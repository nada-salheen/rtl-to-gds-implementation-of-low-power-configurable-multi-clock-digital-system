==> flow/design.v <==
module Register_file#(parameter data_width=8, depth=16,  address_width=4, parity_type=1'b0,parity_enable=1'b1,prescale=8, 
division_ratio=8'd4)(
  input wire [data_width-1:0] WrData,
  input wire [address_width-1:0] Address,
  input wire WrEn,RdEn,
  input wire clk,rst,
  output wire [data_width-1:0] REG0,REG1,REG2,REG3,
  output reg [data_width-1:0] RdData,
  output reg RdData_Valid
  );
reg [data_width-1:0] regfile [depth-1:0];
integer I;
always@(posedge clk or negedge rst)
begin
  if(!rst)
    begin
      regfile[0] <= 'd0;
      regfile[1] <= 'd0;
      regfile[2] <= 8'b1000_0001;
      regfile[3] <= 'd32;
      RdData_Valid <= 'b0;
      RdData <=0;
      for (I = 4; I < 16; I = I+1)
        begin
          regfile [I] <= 0;
         end
      end
  else if(RdEn && (!WrEn))
    begin
      RdData <= regfile[Address];
      RdData_Valid <= 'b1;
    end
  else if(WrEn && (!RdEn))
    begin
      regfile[Address]<= WrData;
      RdData_Valid <= 'b0;
    end
  else
    begin
      RdData_Valid <= 'b0;
    end
end
assign REG0 = regfile[0] ;
assign REG1 = regfile[1] ;
assign REG2 = regfile[2] ;
assign REG3 = regfile[3] ;
endmodule
## Reports on Register_file

Tool output for the design above, in the order of the flow.
Lines are those of the file above, counted from 1.
Cell names lack the library's common part.
The mark -- stands for no value.

| design | value |
|---|---|
| top | Register_file |
| clock | clk |
| library | sky130hd |
| library corner | tt_025C_1v80 |

## Word level

Source: Yosys, flattened and elaborated. Widths are those after wreduce. Registers that Yosys merges into a memory's read port (data or address) are not register bits. Print and check cells do not count. Equal cells are merged and count once.

| bit counts | value |
|---|---|
| memory bits (writable) | 0 |
| elaborated cells | 57 |
| memory bits (read-only) | 0 |
| clocked read ports x word width | 0 |
| bits in latches | 0 |
| register bits | 137 |
| memory cells | 0 |

| cells by class | value |
|---|---|
| multiplexer cells | 2 |
| reduce/logical cells | 21 |
| order comparisons | 0 |
| equality and inequality tests | 15 |
| add/sub/neg operators | 0 |
| $mul | 0 |
| divide/modulo/power cells | 0 |
| shift-type cells | 0 |
| bitwise logic cells | 1 |

Operator list:

| operator | count |
|---|---|
| 8-bit parallel mux with 16-bit select | 1 |
| 3-bit AND reduction | 16 |
| 4-bit equality test with constant B | 8 |
| 4-bit by 3-bit equality test with 1-bit output with constant B | 4 |
| 4-bit by 2-bit equality test with 1-bit output with constant B | 2 |
| 4-bit by 1-bit equality test with 1-bit output with constant B | 1 |
| 4-bit logical NOT | 1 |
| 1-bit logical AND | 2 |
| 1-bit logical NOT | 2 |
| 1-bit NOT | 1 |
| 1-bit two-way mux | 1 |

## Depth

Longest topological path by Yosys (ltp), each cell counted once; first at word level (registers and memories cut), then after technology mapping (sequential cells cut; the memories' decode and read muxes count).

| logic depth | value |
|---|---|
| word-level depth | 4 |
| ABC_AREA | 0 |
| depth in mapped cells | 8 |
| mapped depth without buffers | 5 |

## After synthesis

The flow's flattened synthesis, as Yosys stat reports it; memories are mapped. The netlist is that of the ABC_AREA named above (0 if unset); the other value can give another one.

| synthesis totals | value |
|---|---|
| mapped area | 6,516.2 um^2 |
| buffer cells | 36 |
| cells in the netlist | 506 |
| mapped flip-flops | 137 |
| sequential area | 3,432.0 um^2 |

Cells by type:

| cell | count | area in all (um^2) |
|---|---|---|
| dfrtp_1 | 134 | 3.35E+03 |
| mux2_2 | 137 | 1,542.73 |
| a22oi_1 | 16 | 120.115 |
| dfstp_2 | 3 | 78.826 |
| nand2_1 | 21 | 78.826 |
| a21oi_1 | 15 | 75.072 |
| mux2i_1 | 7 | 70.067 |
| o21ai_0 | 14 | 70.067 |
| a22o_1 | 7 | 61.309 |
| nor2b_1 | 9 | 56.304 |
| buf_2 | 11 | 55.053 |
| nor3b_1 | 7 | 52.55 |
| buf_4 | 6 | 45.043 |
| buf_6 | 4 | 45.043 |
| nor2_1 | 12 | 45.043 |
| a32oi_1 | 5 | 43.792 |
| clkbuf_1 | 11 | 41.29 |
| and3_1 | 6 | 37.536 |

Not listed: further types 43, cells in them 81.

## Timing after synthesis

OpenSTA on the mapped netlist: ideal clock, no wires. The path of least setup slack (recovery checks aside). Input and output delay are each 20% of the period. Register names are those of the netlist, which keeps one name where synthesis merged equal registers.

| path after synthesis | value |
|---|---|
| path type | input port to flip-flop |
| from | in Address[1] |
| to | reg RdData[5] |
| time at the first pin | 0.516 ns |
| delay of the path | 1.291 ns |
| external input delay | 0.516 ns |
| period | 2.58 ns |
| path slack | 0.773 ns |
| arrival time | 1.683 ns |
| driving pins on the path | 5 |
| buffers on the path | 1 |
| synthesis period reached | 1.807 ns |

"delay of the path" = arrival - input delay + setup time.
"driving pins on the path" counts driving pins, that of a launching flip-flop among them; a cell with two outputs on the path counts twice.
"synthesis period reached" is the clock period less the worst setup slack; recovery checks do not enter. This is arithmetic on one report: input and output delays are still those of the set period (20% each).
The rows between start and end are the longest chain of elaborated cells between them; the timing report does not say that the signal goes this way. Where chains are equally long, one stands for them.
A line is the first line of the expression or statement that the cell stems from. Yosys adds cells for indexed reads and writes and turns some case tables into memories.

| between the ends, after synthesis | value |
|---|---|
| path through | buf_4 mux2_2 a22o_1 or3_1 o31a_1 |
| cells in the longest elaborated chain | 2 |

Ends and longest elaborated chain, after synthesis:

| what | RTL line | RTL |
|---|---|---|
| start, declared | 4 | `input wire [address_width-1:0] Address,` |
| 4-bit equality test | 30 | `RdData <= regfile[Address];` |
| 8-bit parallel mux with 16-bit select | 30 |  |
| end, assigned | 22 | `RdData <=0;` |
| end, assigned | 30 |  |
| end, declared | 8 | `output reg [data_width-1:0] RdData,` |

## Path in the finished layout

Path of least setup slack in the final report of record 1 (OpenROAD, finished layout, wires in). Where an end is a register, its clock arrival counts in the times.

| path after layout | value |
|---|---|
| path type | flip-flop to flip-flop |
| from | reg regfile[15][5] |
| to | reg RdData[5] |
| driving pins on the path | 5 |
| path slack | -0.36 ns |
| time at the first pin | 0.42 ns |
| period | 1.27 ns |
| arrival time | 1.95 ns |
| buffers on the path | 0 |

The rows between start and end are the longest chain of elaborated cells between them; the timing report does not say that the signal goes this way. Where chains are equally long, one stands for them.

| between the ends, after layout | value |
|---|---|
| path through | dfrtp_1 mux2_4 a22o_4 or3_1 o31a_1 |
| cells in the longest elaborated chain | 1 |

Ends and longest elaborated chain, after layout:

| what | RTL line | RTL |
|---|---|---|
| start, declared | 11 | `reg [data_width-1:0] regfile [depth-1:0];` |
| start, assigned | 25 | `regfile [I] <= 0;` |
| start, assigned | 35 | `regfile[Address]<= WrData;` |
| 8-bit parallel mux with 16-bit select | 30 | `RdData <= regfile[Address];` |
| end, assigned | 22 | `RdData <=0;` |
| end, assigned | 30 |  |
| end, declared | 8 | `output reg [data_width-1:0] RdData,` |

Lab notebook: Register_file

Top module Register_file; platform sky130hd; tools Yosys and OpenROAD; 2 stored runs in no particular order. Input and output delays are each 20% of the period that was set; the output load is 0.01 pF.
"clock period reached": clock period set for the run, less the worst setup slack. It is reckoned from that one timing run; input and output delays stay at 20% of the period that was set.
By "allowed time less slack (worst setup path)" is meant the share of the clock period that the worst setup path is allowed (20% is reserved at inputs, 20% at outputs), minus its slack. Clock arrival times at its registers enter into it.
"power consumption" rests on the timing tool's default activity at the inputs, not on a simulated workload.

## Record 1

==> flow/run.sh <==
#!/bin/bash
# the make line also repeats the synthesis and layout settings of config.mk as NAME=value (left out here)
make -C /OpenROAD-flow-scripts/flow DESIGN_CONFIG=/design/flow/config.mk WORK_HOME=/design/flow/orfs CLKGATE_MAP_FILE= finish
==> flow/config.mk <==
export PLATFORM = sky130hd
export DESIGN_NAME = Register_file
export DESIGN_NICKNAME = Register_file
export VERILOG_FILES = /design/flow/design.v
export SDC_FILE = /design/flow/constraint.sdc
export NUM_CORES = 4
export LEC_CHECK = 0
export CAP_MARGIN = 20
export CORE_MARGIN = 6
export CORE_UTILIZATION = 27
export CTS_CLUSTER_DIAMETER = 81
export CTS_CLUSTER_SIZE = 78
export GPL_ROUTABILITY_DRIVEN = 1
export MIN_ROUTING_LAYER = met2
export SLEW_MARGIN = 20
==> flow/constraint.sdc <==
create_clock -name core_clock -period 1.27 [get_ports {clk}]
set_input_delay 0.2540 -clock core_clock [delete_from_list [all_inputs] [get_ports {clk}]]
set_output_delay 0.2540 -clock core_clock [all_outputs]
set_load 0.01 [all_outputs]

| result of record 1 | value |
|---|---|
| area inside the die boundary | 28,006.0 um^2 |
| standard-cell area after layout | 9,567.9 um^2 |
| final utilization | 40.6% |
| allowed time less slack (worst setup path) | 1.63 ns |
| worst setup path type | flip-flop to flip-flop |
| power consumption | 0.014346 W |
| final setup TNS | -1.718 ns |
| clock period reached | 1.629 ns |
| worst slack on setup checks | -0.359 ns |
| netlist area reported by Yosys | 6,516.2 um^2 |

## Record 2

==> flow/run.sh <==
#!/bin/bash
# the make line also repeats the synthesis and layout settings of config.mk as NAME=value (left out here)
make -C /OpenROAD-flow-scripts/flow DESIGN_CONFIG=/design/flow/config.mk WORK_HOME=/design/flow/orfs CLKGATE_MAP_FILE= finish
==> flow/config.mk <==
export PLATFORM = sky130hd
export DESIGN_NAME = Register_file
export DESIGN_NICKNAME = Register_file
export VERILOG_FILES = /design/flow/design.v
export SDC_FILE = /design/flow/constraint.sdc
export NUM_CORES = 4
export LEC_CHECK = 0
export CAP_MARGIN = 20
export CORE_MARGIN = 2
export CORE_UTILIZATION = 40
export SLEW_MARGIN = 20
==> flow/constraint.sdc <==
create_clock -name core_clock -period 1.23 [get_ports {clk}]
set_input_delay 0.2460 -clock core_clock [delete_from_list [all_inputs] [get_ports {clk}]]
set_output_delay 0.2460 -clock core_clock [all_outputs]
set_load 0.01 [all_outputs]

| result of record 2 | value |
|---|---|
| standard-cell area after layout | 9,315.2 um^2 |
| worst slack on setup checks | -0.322 ns |
| netlist area reported by Yosys | 6,516.2 um^2 |
| final setup TNS | -1.714 ns |
| final utilization | 58.6% |
| clock period reached | 1.552 ns |
| power consumption | 0.014409 W |
| allowed time less slack (worst setup path) | 1.55 ns |
| worst setup path type | flip-flop to flip-flop |
| area inside the die boundary | 17,327.8 um^2 |
